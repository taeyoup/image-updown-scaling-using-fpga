==> flow/design.v <==
module us #(
    parameter DATA_WIDTH = 24
)(
    input wire clk,
    input wire rst_n,
    input wire us_run_i,
    output wire us_done_o,
    output wire us_data_valid_o,
    output wire [DATA_WIDTH-1:0] us_data_o,
    input wire ds_data_valid_i,
    input wire [DATA_WIDTH-1:0] ds_data_i
);
reg [DATA_WIDTH-1:0] buffer_1 [0:127];
reg [DATA_WIDTH-1:0] buffer_2 [0:127];
reg [DATA_WIDTH-1:0] buffer_temp [0:127];
reg [DATA_WIDTH-1:0] buf_row_avg[0:127];
reg [DATA_WIDTH-1:0] buf_col_avg[0:127];
reg [DATA_WIDTH-1:0] buf_cross_avg[0:127];
reg [DATA_WIDTH-1:0] buf_row_data;
reg [DATA_WIDTH-1:0] buf_col_data;
reg [DATA_WIDTH-1:0] buf_cross_data;
reg [6:0] buf_1_addr = 0;
reg [6:0] buf_2_addr = 0;
reg buf_rd_en = 0;
reg buf_rd_en_row = 0;
reg buf_rd_en_col = 0;
reg buf_rd_en_cross = 0;
reg [6:0] buf_col_addr;
reg [6:0] buf_row_addr;
reg [6:0] buf_cross_addr;
always @(posedge clk) begin
    if((ds_data_valid_i) && (buf_1_addr < 127)) begin
        buffer_1[buf_1_addr] <= ds_data_i;
        end
        else if((ds_data_valid_i) && (buf_1_addr == 127)) begin
             buffer_2[buf_2_addr] <= ds_data_i;
             end
        if(buf_rd_en_row)begin
            buf_row_data  <= buf_row_avg[buf_row_addr];
            end
            if(buf_rd_en_col)begin
             buf_col_data <= buf_col_avg[buf_col_addr];
             end
             if(buf_rd_en_col)begin
              buf_cross_data <= buf_cross_avg[buf_cross_addr];
              end
    end
integer i, j, k;
always @(posedge clk) begin
    if((buf_1_addr == 127) && (buf_2_addr == 127)) begin
    for(i=0;i<127;i = i+1)begin
        buf_row_avg[i] = buffer_1[i]/2 + buffer_1[i+1]/2;
        buf_row_avg[127] = buffer_1[127];
        end
        for(j=0;j<128;j = j+1)begin
            buf_col_avg[j] = buffer_1[j]/2 + buffer_2[j]/2;
             end
             for(k=0;k<127;k = k+1)begin
                  buf_cross_avg[k] = buffer_1[k]/4 + buffer_1[k+1]/4
                 + buffer_2[k]/4 + buffer_2[k+1]/4;
                     buf_cross_avg[127] = buf_col_avg[127];
                     end
                    buf_rd_en =1;
   end
   end
integer p;
always @(posedge clk) begin
    if(buf_rd_en)begin
      for(p=0;p<128;p=p+1)begin
            buffer_1[p] <= buffer_2[p];
        end
        buf_2_addr = 0;
     end
  end
always @(posedge clk) begin
    if (~rst_n) begin
        buf_1_addr <= 0;
        buf_2_addr <= 0;
    end
   else begin
   if (us_run_i) begin
        if((ds_data_valid_i) && (buf_1_addr < 127)) begin
            buf_1_addr <= buf_1_addr + 1;
            end
          else if((buf_1_addr == 127) && (ds_data_valid_i)) begin
                 buf_2_addr <= buf_2_addr + 1;
             end
        end
    end
end
reg [7:0] row_cnt = 0, col_cnt = 0;
always @(posedge clk) begin
    if (~rst_n) begin
        row_cnt <= 0;
        col_cnt <= 0;
    end
    else begin
        if (us_done_o) begin
             row_cnt <= 0;
             col_cnt <= 0;
        end
        else if (us_run_i) begin
            row_cnt <= row_cnt + 1;
                if (row_cnt == 255) begin
                    col_cnt <= col_cnt + 1;
                end
            end
        end
    end
reg [DATA_WIDTH-1:0] us_data;
always @(posedge clk) begin
   if((us_run_i) && (buf_rd_en)) begin
      if((row_cnt[0] == 0) && (col_cnt[0] == 0)) begin
         us_data <= ds_data_i;
      end
      else if ((row_cnt[0] == 1) && (col_cnt[0] == 0)) begin
         us_data = buf_row_data;
      end
      else if ((row_cnt[0] == 0) && (col_cnt[0] == 1)) begin
         us_data = buf_col_data;
      end
      else if ((row_cnt[0] == 1) && (col_cnt[0] == 1)) begin
         us_data = buf_cross_data;
      end
        end
       end
always @(posedge clk) begin
    if(~rst_n) begin
        buf_col_addr <= 0;
         buf_row_addr <= 0;
          buf_cross_addr <= 0;
    end
    else begin
        if(us_run_i) begin
            if(col_cnt[0] == 0) begin
                if(row_cnt[0] == 1) begin
                    buf_row_addr <= buf_row_addr + 1;
                end
            end
            else if (col_cnt[0] == 1) begin
                if(row_cnt[0] == 0) begin
                    buf_col_addr <= buf_col_addr +1;
                    end
                    else if(row_cnt[0]==1) begin
                        buf_cross_addr = buf_cross_addr +1;
                        end
                end
            end
        end
    end
reg us_data_valid;
always @(posedge clk) begin
    if(us_done_o) begin
        us_data_valid <= 0;
    end
    else begin
    if(buf_rd_en)
        us_data_valid <= us_run_i;
    end
end
always @(posedge clk) begin
        if (us_run_i) begin
            if((col_cnt == 0) && (row_cnt == 1)) begin
                buf_rd_en_row = 1;
            end
            else if ((col_cnt[0] == 0) && (row_cnt == 255)) begin
                buf_rd_en_col = 1;
                buf_rd_en_row = 0;
            end
             else if ((col_cnt[0] == 1) && (row_cnt == 0)) begin
                buf_rd_en_cross = 1;
            end
            else if((col_cnt[0] == 1) && (row_cnt ==255)) begin
                    buf_rd_en_row =1;
                    buf_rd_en_col = 0;
                     buf_rd_en_cross = 0;
                    end
        end
    end
    assign us_data_o = us_data;
    assign us_data_valid_o = us_data_valid;
    assign us_done_o = ((row_cnt == 255) && (col_cnt == 255)) ? 1 : 0;
endmodule
Reports on us
What the tools print for us, step after step. Line numbers count from 1 in the design file above. Cell names lack the library's common part. Not given: n/a

Top: us. Clock input: clk. Cell library: sky130hd. Library corner: tt_025C_1v80.

Word level
Yosys after proc, flatten, opt, wreduce and memory -nomap, before mapping. Enables and synchronous resets that opt folds into registers are not counted as muxes. Print and check cells are not counted. Equal cells are merged and count once.

The entry for $add $sub $neg reads 2. The entry for eq/ne operators reads 2. The figure for reductions and logical operators is 3. Muxes and demuxes: 1. For bitwise gates (word level) the number is 1.

Operators by type and width (number): adder 8 x 1 -> 8 bit with constant B (2); == test 8 bit with constant B (2); AND reduction 2 bit (1); OR reduction 2 bit (1); logical AND 1 bit (1); inverter 1 bit (1); 2-to-1 mux 1 bit (1).

For register bits after elaboration the number is 16. The entry for bits of input ports reads 28. The entry for word-level cells reads 11. The entry for output and inout port bits reads 26.

Longest topological paths
Depth = most cells in a row (Yosys ltp): at word level without a register or memory, in the mapped netlist without a sequential cell, where the memories' decode and read muxes count.

For depth in word-level cells the number is 4. The entry for ABC_AREA reads 0. The entry for mapped depth reads 7. For gate-level depth less buffers the number is 5.

Synthesis result
Yosys stat after the flow's synthesis: flattened, memories mapped to cells. It holds for the ABC_AREA given above (unset counts as 0); a run with the other value may have another netlist. Totals and module areas in this step are rounded.

Under sequential part of the area stands 320 um^2. Under mapped flip-flops stands 16. The figure for mapped cells is 108. The figure for chip area (Yosys) is 953 um^2. Under buffer cells stands 28.

Cell types: dfxtp_1 (number 16, total area 320.307 um^2); buf_4 (number 25, total area 187.68 um^2); xnor2_1 (number 11, total area 96.342 um^2); nor2_1 (number 17, total area 63.811 um^2); nand2_1 (number 8, total area 30.029 um^2); xor2_1 (number 3, total area 26.275 um^2); ha_1 (number 2, total area 25.024 um^2); nand4_4 (number 1, total area 21.27 um^2); nor4_4 (number 1, total area 21.27 um^2); buf_12 (number 1, total area 20.019 um^2); nor3_1 (number 4, total area 20.019 um^2); nand4_1 (number 3, total area 18.768 um^2); nor4_1 (number 3, total area 18.768 um^2); nand3_1 (number 3, total area 15.014 um^2); nand4_2 (number 1, total area 12.512 um^2); buf_6 (number 1, total area 11.261 um^2); mux2i_1 (number 1, total area 10.01 um^2); nand2b_1 (number 1, total area 6.256 um^2).

Not listed: further types 6, cells in them 6.

Path before layout
OpenSTA on the mapped netlist: ideal clock, no wires. The path of least setup slack (recovery checks aside). Input and output delay are each 20% of the period. Register names are those of the netlist, which keeps one name where synthesis merged equal registers.

Path kind: register -> register. Start point: register row_cnt[0]. End point: register col_cnt[7]. Setup time: 0.115 ns. Under arrival stands 1.444 ns. The figure for stages is 8. Path buffers: 2. Period: 1.74 ns. Delay of the path: 1.559 ns. The entry for setup slack reads 0.181 ns. Under time at the first pin stands 0.000 ns. The figure for data required time is 1.625 ns. The entry for synthesis period reached reads 1.559 ns.

"delay of the path" is the arrival time less input delay plus setup time. "stages" counts driving pins, that of a launching flip-flop among them; a cell with two outputs on the path counts twice. "synthesis period reached" is the clock period less the worst setup slack; recovery checks do not enter. This is arithmetic on one report: input and output delays are still those of the set period (20% each). Between the ends stands the longest chain of elaborated cells between them, by number of cells; it is not shown to be the way that was timed. Of several equally long chains one is given. A line is the first line of the expression or statement that the cell stems from. Yosys adds cells for indexed reads and writes and turns some case tables into memories. A register here has more assigning lines than the two given.

Cells stage by stage: dfxtp_1 -> ha_1 -> nand4_1 -> nor4_4 -> nand2b_1 -> buf_6 -> buf_12 -> nor2_1. The figure for length of the longest elaborated chain is 4. The figure for elaborated cells on any way between the ends is 5. Classes of those cells: eq/ne (1); mux (1); reduce/logical (3).

RTL lines, path after synthesis: from (decl) (line 91) `reg [7:0] row_cnt = 0, col_cnt = 0;`; from (assign) (line 94) `row_cnt <= 0;`; from (assign) (line 103) `row_cnt <= row_cnt + 1;`; == test 8 bit (line 182) `assign us_done_o = ((row_cnt == 255) && (col_cnt == 255)) ? 1 : 0;`; logical AND 1 bit (line 182); 2-to-1 mux 1 bit (line 182); OR reduction 2 bit; to (assign) (line 100) `col_cnt <= 0;`; to (assign) (line 105) `col_cnt <= col_cnt + 1;`; to (decl) (line 91).

Some nets on the timed path still bear RTL names; the line given drives or declares the net.

Nets with RTL names, path after synthesis (line): us_done_o (182).

Path in the finished layout
Path of least setup slack in the final report of run 1 (OpenROAD, finished layout, wires in). Where an end is a register, its clock arrival counts in the times.

Path kind: register -> output. Start point: register col_cnt[0]. End point: output port us_done_o. The entry for setup slack reads 0.14 ns. Under output delay stands 0.52 ns. Under time at the first pin stands 0.28 ns. Period: 2.58 ns. Under arrival stands 1.92 ns. The figure for data required time is 2.06 ns. Path buffers: 1. The figure for stages is 5.

Between the ends stands the longest chain of elaborated cells between them, by number of cells; it is not shown to be the way that was timed. Of several equally long chains one is given. A register here has more assigning lines than the two given.

Cells stage by stage: dfxtp_1 -> ha_1 -> nand4_1 -> nor4_4 -> clkdlybuf4s50_1. The figure for length of the longest elaborated chain is 3. The figure for elaborated cells on any way between the ends is 3. The entry for source lines of those cells reads 1. Classes of those cells: eq/ne (1); mux (1); reduce/logical (1).

RTL lines, path after layout: from (decl) (line 91) `reg [7:0] row_cnt = 0, col_cnt = 0;`; from (assign) (line 95) `col_cnt <= 0;`; from (assign) (line 105) `col_cnt <= col_cnt + 1;`; == test 8 bit (line 182) `assign us_done_o = ((row_cnt == 255) && (col_cnt == 255)) ? 1 : 0;`; logical AND 1 bit (line 182); 2-to-1 mux 1 bit (line 182); to (decl) (line 7) `output wire us_done_o,`.

Appendix: measured runs

Design us on sky130hd. What follows are 2 stored runs of the flow, each under its own settings; their order means nothing. The constraints put input and output delay at 20% of the set period each and load the outputs with 0.01 pF. By "total power after layout" is meant OpenSTA's value without simulated activity: inputs other than the clock are taken to toggle once in ten clock periods, and the tool carries that through the logic. Measured values are rounded.

Files of run 1:
==> flow/run.sh <==
#!/bin/bash
# the make line also repeats the synthesis and layout settings of config.mk as NAME=value (left out here)
make -C /OpenROAD-flow-scripts/flow DESIGN_CONFIG=/design/flow/config.mk WORK_HOME=/design/flow/orfs CLKGATE_MAP_FILE= finish
==> flow/config.mk <==
export PLATFORM = sky130hd
export DESIGN_NAME = us
export DESIGN_NICKNAME = us
export VERILOG_FILES = /design/flow/design.v
export SDC_FILE = /design/flow/constraint.sdc
export NUM_CORES = 4
export LEC_CHECK = 0
export CAP_MARGIN = 20
export CORE_MARGIN = 2
export CORE_UTILIZATION = 40
export SLEW_MARGIN = 20
==> flow/constraint.sdc <==
create_clock -name core_clock -period 2.58 [get_ports {clk}]
set_input_delay 0.5160 -clock core_clock [delete_from_list [all_inputs] [get_ports {clk}]]
set_output_delay 0.5160 -clock core_clock [all_outputs]
set_load 0.01 [all_outputs]

Results of run 1. The measured total power after layout is 415 µW. The overall die area is 2,790 um^2. The setup slack of the critical path is 0.141 ns. The measured post-layout utilization is 40.6%. The measured standard-cell area after layout is 907 um^2. The final setup TNS is 0.000 ns. The netlist area reported by Yosys is 953 um^2.

Files of run 2:
==> flow/run.sh <==
#!/bin/bash
# the make line also repeats the synthesis and layout settings of config.mk as NAME=value (left out here)
make -C /OpenROAD-flow-scripts/flow DESIGN_CONFIG=/design/flow/config.mk WORK_HOME=/design/flow/orfs CLKGATE_MAP_FILE= finish
==> flow/config.mk <==
export PLATFORM = sky130hd
export DESIGN_NAME = us
export DESIGN_NICKNAME = us
export VERILOG_FILES = /design/flow/design.v
export SDC_FILE = /design/flow/constraint.sdc
export NUM_CORES = 4
export LEC_CHECK = 0
export CAP_MARGIN = 20
export CELL_PAD_IN_SITES_DETAIL_PLACEMENT = 1
export CORE_MARGIN = 5
export CORE_UTILIZATION = 55
export PLACE_DENSITY_LB_ADDON = 0.19
export SLEW_MARGIN = 20
export TNS_END_PERCENT = 25
==> flow/constraint.sdc <==
create_clock -name core_clock -period 1.96 [get_ports {clk}]
set_input_delay 0.3920 -clock core_clock [delete_from_list [all_inputs] [get_ports {clk}]]
set_output_delay 0.3920 -clock core_clock [all_outputs]
set_load 0.01 [all_outputs]

Results of run 2. The measured total power after layout is 611 µW. The overall die area is 2,670 um^2. The setup slack of the critical path is 0.119 ns. The measured post-layout utilization is 59.4%. The measured standard-cell area after layout is 1,000 um^2. The final setup TNS is 0.000 ns. The netlist area reported by Yosys is 953 um^2.
