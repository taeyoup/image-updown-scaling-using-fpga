==> flow/design.v <==
module ds #(
    parameter DATA_WIDTH = 24
)(
    input wire clk,
    input wire rst_n,
    output wire ds_done_o,
    input wire rd_data_valid_i,
    input wire [DATA_WIDTH-1:0] rd_data_i,
    output wire ds_data_valid_o,
    output wire [DATA_WIDTH-1:0] ds_data_o
);
    reg [7:0] row_cnt, col_cnt;
    always @(posedge clk) begin
        if (~rst_n) begin
            row_cnt <= 0;
            col_cnt <= 0;
        end
        else begin
            if (ds_done_o) begin
                row_cnt <= 0;
                col_cnt <= 0;
            end
            else if (rd_data_valid_i) begin
                row_cnt <= row_cnt + 1;
                if (row_cnt == 255) begin
                    col_cnt <= col_cnt + 1;
                end
            end
        end
    end
    reg [DATA_WIDTH-1:0] ds_data;
    reg ds_data_valid;
    always @(posedge clk) begin
        if (rd_data_valid_i) begin
            ds_data_valid <= 0;
            if ((row_cnt[0] == 0) && (col_cnt[0] == 0)) begin
                ds_data <= rd_data_i;
                ds_data_valid <= 1;
            end
        end
    end
    assign ds_data_o = ds_data;
    assign ds_data_valid_o = ds_data_valid;
    assign ds_done_o = ((row_cnt == 255) && (col_cnt == 255)) ? 1 : 0;
endmodule
# From RTL to reports: ds
# Tool output for the design above, in the order of the flow.
# Lines are those of the file above, counted from 1.
# Operators carry their Yosys type and port widths (W data, S select, Z words).
# Cell names lack the library's common part.
# The mark n/a stands for no value.
# inputs
top_module,ds
clock,clk
lib,sky130hd
lib_corner,tt_025C_1v80

# Word level
# Yosys after proc, flatten, opt, wreduce and memory -nomap, before mapping. Enables and synchronous resets that opt folds into registers are not counted as muxes. Memory bits, and registers merged into a memory's read port (data or address), are not among the register bits. Print and check cells are not counted. Equal cells are merged and count once.
# classes
n_addsub,2
eq_ne,2
mux,2
n_logic,3
n_reduce_logical,5
# op_table
cell,n
$add A8 B1 Y8 const B,2
$eq A8 B8 Y1 const B,2
$reduce_and A2 Y1,2
$not A1 Y1,3
$logic_and A1 B1 Y1,2
$reduce_or A2 Y1,1
$mux W1,2
# bits
regBits,41
in_bits,27
out_inout_bits,26
word_cells,18

# Depth
# Longest topological path by Yosys (ltp), each cell counted once; first at word level (registers and memories cut), then after technology mapping (sequential cells cut; the memories' decode and read muxes count).
# depth
depth_word,4
abc_area,0
ltp_mapped,7

# Mapped cells and area
# Yosys stat after the flow's synthesis: flattened, memories mapped to cells. It holds for the ABC_AREA given above (unset counts as 0); a run with the other value may have another netlist.
# mapped
stdcells,109
yosys_area_um2,1520.2
seq_area_um2,1071.0
ffs,41
# types
cell,n,area_total_um2
edfxtp_1,25,750.72
dfxtp_1,16,320.307
xnor2_1,11,96.342
nor2_1,17,63.811
nand2_1,7,26.275
xor2_1,3,26.275
ha_1,2,25.024
nand4_1,4,25.024
nand4_4,1,21.27
nor4_4,1,21.27
buf_12,1,20.019
nand3_1,4,20.019
nor3_1,4,20.019
nor4_1,3,18.768
nor2_2,2,12.512
buf_6,1,11.261
mux2i_1,1,10.01
and2_1,1,6.256
# Other cell types: 5; their cells: 5.

# Path before layout
# Path of least setup slack by OpenSTA after synthesis, without wires, with an ideal clock, recovery checks aside; 20% of the period is set as input and as output delay. Where synthesis merged equal registers, the netlist keeps one of their names.
# synth_path
kind,register to register
startpoint,register row_cnt[0]
endpoint,register col_cnt[6]
tclk_ps,1730
t_first_pin_ps,0
arrival_ps,1482
slack_ps,133
delay_ps,1597
driving_pins,8
n_path_buf,2
period_less_setup_slack_ps,1597
# "delay_ps" = arrival - input delay + setup time.
# "driving_pins": output pins that drive a net of the path, with the launching flip-flop's if there is one; two outputs of one cell count as two.
# "period_less_setup_slack_ps" is the clock period less the worst setup slack; recovery checks do not enter. This is arithmetic on one report: input and output delays are still those of the set period (20% each).
# The rows between start and end are the longest chain of elaborated cells between them; the timing report does not say that the signal goes this way. Where chains are equally long, one stands for them.
# A line is the first line of the expression or statement that the cell stems from. Yosys adds cells for indexed reads and writes and turns some case tables into memories.
# A register here has more assigning lines than the two given.
# synth_via
cell_sequence,dfxtp_1 -> ha_1 -> nand3_1 -> nor4_4 -> nand2b_1 -> buf_6 -> buf_12 -> nor2_1
elab_chain_len,4
cone_cells,5
# synth_rtl
item,line_no,text
start: declaration,12,"reg [7:0] row_cnt, col_cnt;"
start: assignment,15,row_cnt <= 0;
start: assignment,24,row_cnt <= row_cnt + 1;
$eq A8 B8 Y1,44,assign ds_done_o = ((row_cnt == 255) && (col_cnt == 255)) ? 1 : 0;
$logic_and A1 B1 Y1,44,
$mux W1,44,
$reduce_or A2 Y1,n/a,
end: assignment,21,col_cnt <= 0;
end: assignment,26,col_cnt <= col_cnt + 1;
end: declaration,12,

# Timing after layout
# From the final timing report of entry A: the path of least setup slack in the routed layout; clock arrival at registers is part of the times.
# The path's times are printed in steps of 10 ps; the period is the one set.
# layout_path
kind,register to output
startpoint,register col_cnt[0]
endpoint,output ds_done_o
tclk_ps,1160
t_first_pin_ps,350
arrival_ps,1410
slack_ps,-490
driving_pins,5
n_path_buf,1
# The rows between start and end are the longest chain of elaborated cells between them; the timing report does not say that the signal goes this way. Where chains are equally long, one stands for them.
# A register here has more assigning lines than the two given.
# layout_via
cell_sequence,dfxtp_2 -> ha_4 -> nand3_4 -> nor4_4 -> buf_2
elab_chain_len,3
cone_cells,3
lines_between,1
# layout_rtl
item,line_no,text
start: declaration,12,"reg [7:0] row_cnt, col_cnt;"
start: assignment,16,col_cnt <= 0;
start: assignment,26,col_cnt <= col_cnt + 1;
$eq A8 B8 Y1,44,assign ds_done_o = ((row_cnt == 255) && (col_cnt == 255)) ? 1 : 0;
$logic_and A1 B1 Y1,44,
$mux W1,44,
end: declaration,6,"output wire ds_done_o,"

# Flow measurements of ds on sky130hd: 2 stored runs with different settings, listed in no order. Input and output delays are each 20% of the period that was set; the output load is 0.01 pF.
# "clock_period_reached_ps" is the run's clock period less its worst setup slack. It is reckoned from that one timing run; input and output delays stay at 20% of the period that was set.
# "worst_path_ps" = time allowed to the worst setup path (clock period - input delay - output delay, where it has them) - its slack; a late launch clock adds to it, a late capture clock takes from it.
# "power.total_mw": no workload was simulated; the value follows from the tool's default switching activity.
# "worst_path_ps" is given in steps of 10 ps.
# Settings: -- = not set for that run.
run name,period_ns,CORE_UTILIZATION,PLACE_DENSITY,HOLD_SLACK_MARGIN,CORE_MARGIN,CELL_PAD_IN_SITES_GLOBAL_PLACEMENT,TNS_END_PERCENT,ABC_AREA,GPL_ROUTABILITY_DRIVEN,CTS_CLUSTER_SIZE,CAP_MARGIN,SLEW_MARGIN,SETUP_SLACK_MARGIN,PLACE_DENSITY_LB_ADDON,synthArea_um2,die_um2,layout_stdcell_area_um2,finish.utilization_pct,setup_ws_ps,total_negative_slack_ps,fin_hold_ws_ps,power.total_mw,clock_period_reached_ps,worst_path_ps,worst_setup_path_type
entry A,1.16,42,0.86,0.24,7,0,70,0,1,17,25,20,--,--,1520.2,5499.7,2517.4,73.7,-486,-4654,424,3.145,1646,1410,register to output
entry B,1.67,49,--,--,2,1,--,--,0,--,20,20,-0.05,0.3,1520.2,3564.1,2339.7,77.9,-15,-15,549,1.867,1685,1350,register to output
