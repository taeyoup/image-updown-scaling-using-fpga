==> flow/design.v <==
module ram_wr #(
    parameter DATA_WIDTH = 24
)(
    input wire clk,
    input wire rst_n,
    input wire us_run_i,
    input wire us_done_i,
    input wire us_data_valid_i,
    input wire [DATA_WIDTH-1:0] us_data_i,
    output wire [31:0] ram_addr_o,
    output wire [31:0] ram_dout_o,
    output wire ram_en_o,
    output wire [3:0] ram_wr_en_o
);
    reg [31:0] ram_addr;
    always @(posedge clk) begin
        if (~rst_n) begin
            ram_addr <= 0;
        end
        else begin
            if (us_done_i) begin
                ram_addr <= 0;
            end
            else if (us_run_i && us_data_valid_i) begin
                ram_addr <= ram_addr + 4;
            end
        end
    end
    assign ram_addr_o = ram_addr;
    assign ram_dout_o = {8'h0, us_data_i};
    assign ram_en_o = us_data_valid_i;
    assign ram_wr_en_o = (us_data_valid_i) ? 4'b1111 : 4'b0000;
endmodule
# Tool chain data of ram_wr

What the tools print for ram_wr, step after step.
Line numbers count from 1 in the design file above.
Cell names lack the library's common part.
A cell with -- has no value.

Top module: ram_wr
Clock port: clk
Cell library: sky130hd
Corner: tt_025C_1v80

# After elaboration

Counts by Yosys on the flattened word-level netlist (proc, flatten, opt, wreduce; memories kept). Register bits leave out memories and registers merged into their read ports (data or address); mux counts leave out enables and synchronous resets folded into registers. Print and check cells are left out. Cells with the same type and inputs are merged into one.

Bits of input ports: 29
Bits in registers: 32

Bitwise operators: 1
Reduce/logical cells: 2
Add/sub/neg operators: 1
Muxes and demuxes: 1

Operator list:

| cell                                   | number |
| adder 32 x 3 -> 32 bit with constant B | 1 |
| 2-to-1 mux 4 bit                       | 1 |
| OR reduction 2 bit                     | 1 |
| logical AND 1 bit                      | 1 |
| NOT 1 bit                              | 1 |

# Depth

Yosys ltp: most cells in a row. Word level: on the elaborated netlist, between registers, memories and ports. Mapped: between sequential cells and ports; inverters and the memories' decode and read muxes count.

Word-level depth: 2
ABC_AREA: 0
Gate-level depth with buffers: 6
Gate-level depth less buffers: 5

# Synthesis result

Yosys stat after the flow's synthesis: flattened, memories mapped to cells. It holds for the ABC_AREA given above (unset counts as 0); a run with the other value may have another netlist.
The area totals of this step are shown rounded.

Cell types:

| cell     | number | total area (um^2) |
| dfxtp_1  | 30     | 600.576 |
| buf_4    | 42     | 315.302 |
| xor2_1   | 11     | 96.342 |
| nand4_1  | 11     | 68.816 |
| a21oi_1  | 13     | 65.062 |
| nand2_1  | 16     | 60.058 |
| o31ai_1  | 8      | 60.058 |
| or4_1    | 8      | 60.058 |
| mux2i_1  | 5      | 50.048 |
| nor2_1   | 12     | 45.043 |
| and4_1   | 5      | 43.792 |
| nand4_4  | 2      | 42.541 |
| nand2b_1 | 6      | 37.536 |
| nand3_1  | 7      | 35.034 |
| nor4_1   | 5      | 31.28 |
| and2_1   | 4      | 25.024 |
| or3_1    | 4      | 25.024 |
| o21ai_0  | 4      | 20.019 |

Other cell types: 11; their cells: 15.

Sequential part of the area: 600.6 um^2
Flip-flop cells: 30
Standard cells after synthesis: 208
Buffers: 49
Synthesis area: 1,778 um^2

# Timing after synthesis

Path of least setup slack by OpenSTA after synthesis, without wires, with an ideal clock, recovery checks aside; 20% of the period is set as input and as output delay. Where synthesis merged equal registers, the netlist keeps one of their names.

Path type: reg2reg
Start: register ram_addr[2]
End: register ram_addr[28]
Setup slack: -5 ps
Buffers on the path: 1
Arrival time: 1,605 ps
Stages: 7
Launch time at the first pin: 0 ps
Period: 1,670 ps
Delay of the path: 1,675 ps
Period reached after synthesis: 1,675 ps

"delay of the path" = arrival - input delay + setup time.
"stages" counts driving pins, that of a launching flip-flop among them; a cell with two outputs on the path counts twice.
"period reached after synthesis" is the clock period less the worst setup slack; recovery checks do not enter. This is arithmetic on one report: input and output delays are still those of the set period (20% each).
Between the ends stands the longest chain of elaborated cells between them, by number of cells; it is not shown to be the way that was timed. Of several equally long chains one is given.
Each line given opens the expression or statement behind the cell; cells for indexed reads and writes are added by Yosys, which also makes memories of some case tables.
A register here has more assigning lines than the two given.

Cells stage by stage: dfxtp_1 > ha_1 > and4_1 > buf_4 > nand4_4 > or4_1 > a21oi_1
Length of the longest elaborated chain: 1
Elaborated cells on any way between the ends: 1
RTL lines with such cells: 1
Those cells by class: 1 x add/sub

Ends and longest elaborated chain, after synthesis:

| item                   | line | text |
| start, declared        | 15   | `reg [31:0] ram_addr;` |
| start, assigned        | 18   | `ram_addr <= 0;` |
| start, assigned        | 25   | `ram_addr <= ram_addr + 4;` |
| adder 32 x 3 -> 32 bit | 25   |  |
| end, assigned          | 22   | `ram_addr <= 0;` |
| end, assigned          | 25   |  |
| end, declared          | 15   |  |

# Worst path after layout

From the final timing report of stored run 1: the path of least setup slack in the routed layout; clock arrival at registers is part of the times.
The path's times are printed in steps of 10 ps; the period is the one set.

Path type: in2out
Start: input port us_data_valid_i
End: output port ram_wr_en_o[3]
External output delay: 420 ps
Launch time at the first pin: 420 ps
Period: 2,120 ps
Setup slack: 80 ps
Stages: 3
Buffers on the path: 3
Arrival time: 1,620 ps

Between the ends stands the longest chain of elaborated cells between them, by number of cells; it is not shown to be the way that was timed. Of several equally long chains one is given.

Cells stage by stage: clkdlybuf4s50_1 > buf_4 > clkdlybuf4s50_1
Length of the longest elaborated chain: 1
Elaborated cells on any way between the ends: 1
RTL lines with such cells: 1
Those cells by class: 1 x mux

Ends and longest elaborated chain, post-layout:

| item             | line | text |
| start, declared  | 8    | `input wire us_data_valid_i,` |
| 2-to-1 mux 4 bit | 32   | `assign ram_wr_en_o = (us_data_valid_i) ? 4'b1111 : 4'b0000;` |
| end, declared    | 13   | `output wire [3:0] ram_wr_en_o` |

==> results <==
Below are 2 stored runs of the flow (Yosys, OpenROAD; platform sky130hd) on ram_wr, each with its settings and what was measured, unordered. Constraints: input delay and output delay 20% of the set period each, output load 0.01 pF.
"period reached": clock period set for the run, less the worst setup slack. It is reckoned from that one timing run; input and output delays stay at 20% of the period that was set.
By "critical setup path time" is meant the share of the clock period that the worst setup path is allowed (20% is reserved at inputs, 20% at outputs), minus its slack. Clock arrival times at its registers enter into it.
"critical setup path time" is given in steps of 10 ps.
Results are given in rounded form.
Among the settings, n/a means not set for that run.

| item                                    | stored run 1 | stored run 2 |
| period_ns                               | 2.12         | 2.01         |
| CAP_MARGIN                              | 20           | 20           |
| CORE_MARGIN                             | 2            | 2            |
| CORE_UTILIZATION                        | 40           | 49           |
| SLEW_MARGIN                             | 20           | 20           |
| PLACE_DENSITY_LB_ADDON                  | n/a          | 0.28         |
| CORE_ASPECT_RATIO                       | n/a          | 1.99         |
| CELL_PAD_IN_SITES_DETAIL_PLACEMENT      | n/a          | 0            |
| GPL_TIMING_DRIVEN                       | n/a          | 0            |
| GPL_ROUTABILITY_DRIVEN                  | n/a          | 1            |
| CTS_CLUSTER_SIZE                        | n/a          | 23           |
| CTS_CLUSTER_DIAMETER                    | n/a          | 322          |
| setup slack of the critical path (ps)   | 80           | 94           |
| standard-cell area after routing (um^2) | 2,120        | 2,577        |
| summed negative setup slack (ps)        | 0            | 0            |
| period reached (ps)                     | 2,040        | 1,916        |
| critical setup path time (ps)           | 1,190        | 1,510        |
| critical path type                      | in2out       | in2reg       |
| chip area in the Yosys report (um^2)    | 1,778        | 1,778        |
| area inside the die boundary (um^2)     | 4,994        | 4,155        |
